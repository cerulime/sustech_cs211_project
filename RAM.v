==> flow/design.v <==
module RAM(
    input clk, rst_n, rw,
    input [7-1:0] addr,
    input [7-1:0] in,
    output [7-1:0] out
);
reg [7-1:0] mem [7-1:0];
reg [7-1:0] get;
    always @(posedge clk, negedge rst_n) begin
        if (!rst_n) begin
            mem[0] <= 7'b0000001;
            mem[1] <= 7'b0000010;
            mem[2] <= 7'b0000100;
            mem[3] <= 7'b0001000;
            mem[4] <= 7'b0010000;
            mem[5] <= 7'b0100000;
            mem[6] <= 7'b1000000;
        end else begin
            if (rw) begin
                case (addr)
                    7'b0000001: mem[0] <= in;
                    7'b0000010: mem[1] <= in;
                    7'b0000100: mem[2] <= in;
                    7'b0001000: mem[3] <= in;
                    7'b0010000: mem[4] <= in;
                    7'b0100000: mem[5] <= in;
                    7'b1000000: mem[6] <= in;
                    default: mem[0] <= mem[0];
                endcase
            end
            case (addr)
                7'b0000001: get <= mem[0];
                7'b0000010: get <= mem[1];
                7'b0000100: get <= mem[2];
                7'b0001000: get <= mem[3];
                7'b0010000: get <= mem[4];
                7'b0100000: get <= mem[5];
                7'b1000000: get <= mem[6];
                default: get <= 7'b0000000;
            endcase
        end
    end
    assign out = get;
endmodule
### From RTL to reports: RAM

The steps from the RTL of RAM to its reports follow in flow order.
Lines are those of the file above, counted from 1.
Library cell names are shortened.
The mark - stands for no value.

| design | value |
|---|---|
| top | RAM |
| clock | clk |
| library | sky130hd |
| timing corner | tt_025C_1v80 |

### Word-level counts

Yosys after proc, flatten, opt, wreduce and memory -nomap, before mapping. Enables and synchronous resets that opt folds into registers are not counted as muxes. Print and check cells are not counted. Equal cells are merged and count once.

| storage and ports | value |
|---|---|
| flip-flop bits (word level) | 56 |
| bits of input ports | 17 |
| output and inout port bits | 7 |
| cells after elaboration | 23 |

| operators by class | value |
|---|---|
| equality and inequality tests | 7 |
| multiplexer cells | 1 |
| reductions and logical operators | 7 |

Operator list:

| cell | count |
|---|---|
| 7-bit parallel mux with 7-bit select | 1 |
| 2-bit AND reduction | 7 |
| 7-bit by 1-bit equality test with 1-bit output (second input constant) | 1 |
| 7-bit by 2-bit equality test with 1-bit output (second input constant) | 1 |
| 7-bit by 3-bit equality test with 1-bit output (second input constant) | 1 |
| 7-bit by 4-bit equality test with 1-bit output (second input constant) | 1 |
| 7-bit by 5-bit equality test with 1-bit output (second input constant) | 1 |
| 7-bit by 6-bit equality test with 1-bit output (second input constant) | 1 |
| 7-bit equality test (second input constant) | 1 |

### Longest topological paths

Yosys ltp: most cells in a row. Word level: on the elaborated netlist, between registers, memories and ports. Mapped: between sequential cells and ports; inverters and the memories' decode and read muxes count.

| depth | value |
|---|---|
| word-level depth | 2 |
| ABC_AREA | 0 |
| gate-level depth with buffers | 6 |
| mapped depth without buffers | 4 |

### Synthesis result

Source: synth_stat.txt of the flow (Yosys; design flattened, memories mapped). It holds for the ABC_AREA given above (unset counts as 0); a run with the other value may have another netlist.
The area totals of this step are shown rounded.

Cell types:

| cell type | count | area in all (um^2) |
|---|---|---|
| dfrtp_1 | 42 | 1.05E+03 |
| mux2_2 | 49 | 551.779 |
| edfxtp_1 | 7 | 210.202 |
| dfstp_2 | 7 | 183.926 |
| a22oi_1 | 8 | 60.058 |
| nand2_1 | 13 | 48.797 |
| nand3b_4 | 2 | 40.038 |
| a22o_1 | 4 | 35.034 |
| or4_4 | 3 | 33.782 |
| nand4_1 | 5 | 31.28 |
| a221o_1 | 3 | 30.029 |
| nand3b_1 | 4 | 30.029 |
| nor4bb_1 | 3 | 30.029 |
| o2bb2ai_1 | 3 | 26.275 |
| a31oi_1 | 4 | 25.024 |
| nand3_1 | 5 | 25.024 |
| nor4_4 | 1 | 21.27 |
| buf_2 | 4 | 20.019 |

Other cell types: 17; their cells: 33.

| synthesis totals | value |
|---|---|
| standard cells after synthesis | 200 |
| synthesis area | 0.00266 mm^2 |
| area of sequential cells | 0.00145 mm^2 |
| mapped flip-flops | 56 |
| buffers | 11 |

### Worst setup path after synthesis

OpenSTA on the mapped netlist: ideal clock, no wires. The path of least setup slack (recovery checks aside). Input and output delay are each 20% of the period. Register names are those of the netlist, which keeps one name where synthesis merged equal registers.

| path after synthesis | value |
|---|---|
| path type | input -> register |
| from | input addr[3] |
| to | register mem[4][0] |
| clock period | 1830 ps |
| input delay | 366 ps |
| library setup time | 125 ps |
| launch time at the first pin | 366 ps |
| arrival time | 1817 ps |
| data required time | 1705 ps |
| path slack | -112 ps |
| delay of the path | 1576 ps |
| stages on the path | 4 |
| path buffers | 1 |
| synthesis period reached | 1942 ps |

"delay of the path" = arrival - input delay + setup time.
"stages on the path" counts driving pins, that of a launching flip-flop among them; a cell with two outputs on the path counts twice.
"synthesis period reached" is the clock period less the worst setup slack; recovery checks do not enter. This is arithmetic on one report: input and output delays are still those of the set period (20% each).
Between the ends stands the longest chain of elaborated cells between them, by number of cells; it is not shown to be the way that was timed. Of several equally long chains one is given.
A line is the first line of the expression or statement that the cell stems from. Yosys adds cells for indexed reads and writes and turns some case tables into memories.

| on the way, after synthesis | value |
|---|---|
| path through | buf_2 > or4_4 > nor4_4 > mux2_2 |
| cells in the longest elaborated chain | 2 |
| elaborated cells on any way between the ends | 2 |
| those cells by class | eq/ne: 1; reduce/logical: 1 |

RTL lines, path after synthesis:

| item | RTL line | RTL |
|---|---|---|
| from (decl) | 3 | `input [7-1:0] addr,` |
| 7-bit by 5-bit equality test with 1-bit output | 20 | `case (addr)` |
| 2-bit AND reduction | - |  |
| to (assign) | 15 | `mem[4] <= 7'b0010000;` |
| to (assign) | 25 | `7'b0010000: mem[4] <= in;` |
| to (decl) | 7 | `reg [7-1:0] mem [7-1:0];` |

### Path in the finished layout

From the final timing report of entry A: the path of least setup slack in the routed layout; clock arrival at registers is part of the times.
The report prints the path's times to 10 ps; the period is as set.

| path post-layout | value |
|---|---|
| path type | input -> register |
| from | input addr[3] |
| to | register mem[4][2] |
| clock period | 2290 ps |
| input delay | 460 ps |
| library setup time | 100 ps |
| launch time at the first pin | 460 ps |
| arrival time | 2270 ps |
| data required time | 2500 ps |
| path slack | 230 ps |
| stages on the path | 5 |
| path buffers | 2 |

Between the ends stands the longest chain of elaborated cells between them, by number of cells; it is not shown to be the way that was timed. Of several equally long chains one is given.

| on the way, post-layout | value |
|---|---|
| path through | clkdlybuf4s50_1 > or4_4 > nor4_4 > buf_4 > mux2_2 |
| cells in the longest elaborated chain | 2 |
| elaborated cells on any way between the ends | 2 |
| those cells by class | eq/ne: 1; reduce/logical: 1 |

RTL lines, path post-layout:

| item | RTL line | RTL |
|---|---|---|
| from (decl) | 3 | `input [7-1:0] addr,` |
| 7-bit by 5-bit equality test with 1-bit output | 20 | `case (addr)` |
| 2-bit AND reduction | - |  |
| to (assign) | 15 | `mem[4] <= 7'b0010000;` |
| to (assign) | 25 | `7'b0010000: mem[4] <= in;` |
| to (decl) | 7 | `reg [7-1:0] mem [7-1:0];` |

==> results <==
Design RAM on sky130hd. What follows are 2 stored runs of the flow, each under its own settings; their order means nothing. The constraints put input and output delay at 20% of the set period each and load the outputs with 0.01 pF.
"period reached" is the run's clock period less its worst setup slack. It is reckoned from that one timing run; input and output delays stay at 20% of the period that was set.
"worst path time": the worst setup path's part of the clock period (all of it between registers, 20% less for each end at a port) less its slack. A launch clock that arrives late makes it longer, a capture clock that arrives late makes it shorter.
By "overall power" is meant OpenSTA's value without simulated activity: inputs other than the clock are taken to toggle once in ten clock periods, and the tool carries that through the logic.
"worst path time" is given in steps of 10 ps.
The measured numbers are rounded.

#### Entry A

| setting | value |
|---|---|
| period_ns | `2.29` |
| SETUP_SLACK_MARGIN | `0.13` |
| CAP_MARGIN | `20` |
| CORE_MARGIN | `2` |
| CORE_UTILIZATION | `40` |
| SLEW_MARGIN | `20` |

| result | value |
|---|---|
| utilization | 0.514 |
| setup slack of the critical path | 230 ps |
| worst path time | 1600 ps |
| type of the worst setup path | input -> register |
| die area | 0.00732 mm^2 |
| Yosys chip area after synthesis | 0.00266 mm^2 |
| period reached | 2060 ps |
| overall power | 0.00195 W |

#### Entry B

| setting | value |
|---|---|
| period_ns | `1.4` |
| CORE_UTILIZATION | `15` |
| PLACE_DENSITY_LB_ADDON | `0.11` |
| HOLD_SLACK_MARGIN | `0.23` |
| ABC_AREA | `0` |
| CTS_CLUSTER_DIAMETER | `208` |
| MIN_ROUTING_LAYER | `met2` |
| MAX_ROUTING_LAYER | `met4` |
| CAP_MARGIN | `20` |
| CORE_MARGIN | `2` |
| SLEW_MARGIN | `20` |

| result | value |
|---|---|
| utilization | 0.223 |
| setup slack of the critical path | -154 ps |
| worst path time | 1270 ps |
| type of the worst setup path | input -> register |
| die area | 0.0188 mm^2 |
| Yosys chip area after synthesis | 0.00266 mm^2 |
| period reached | 1554 ps |
| overall power | 0.00392 W |
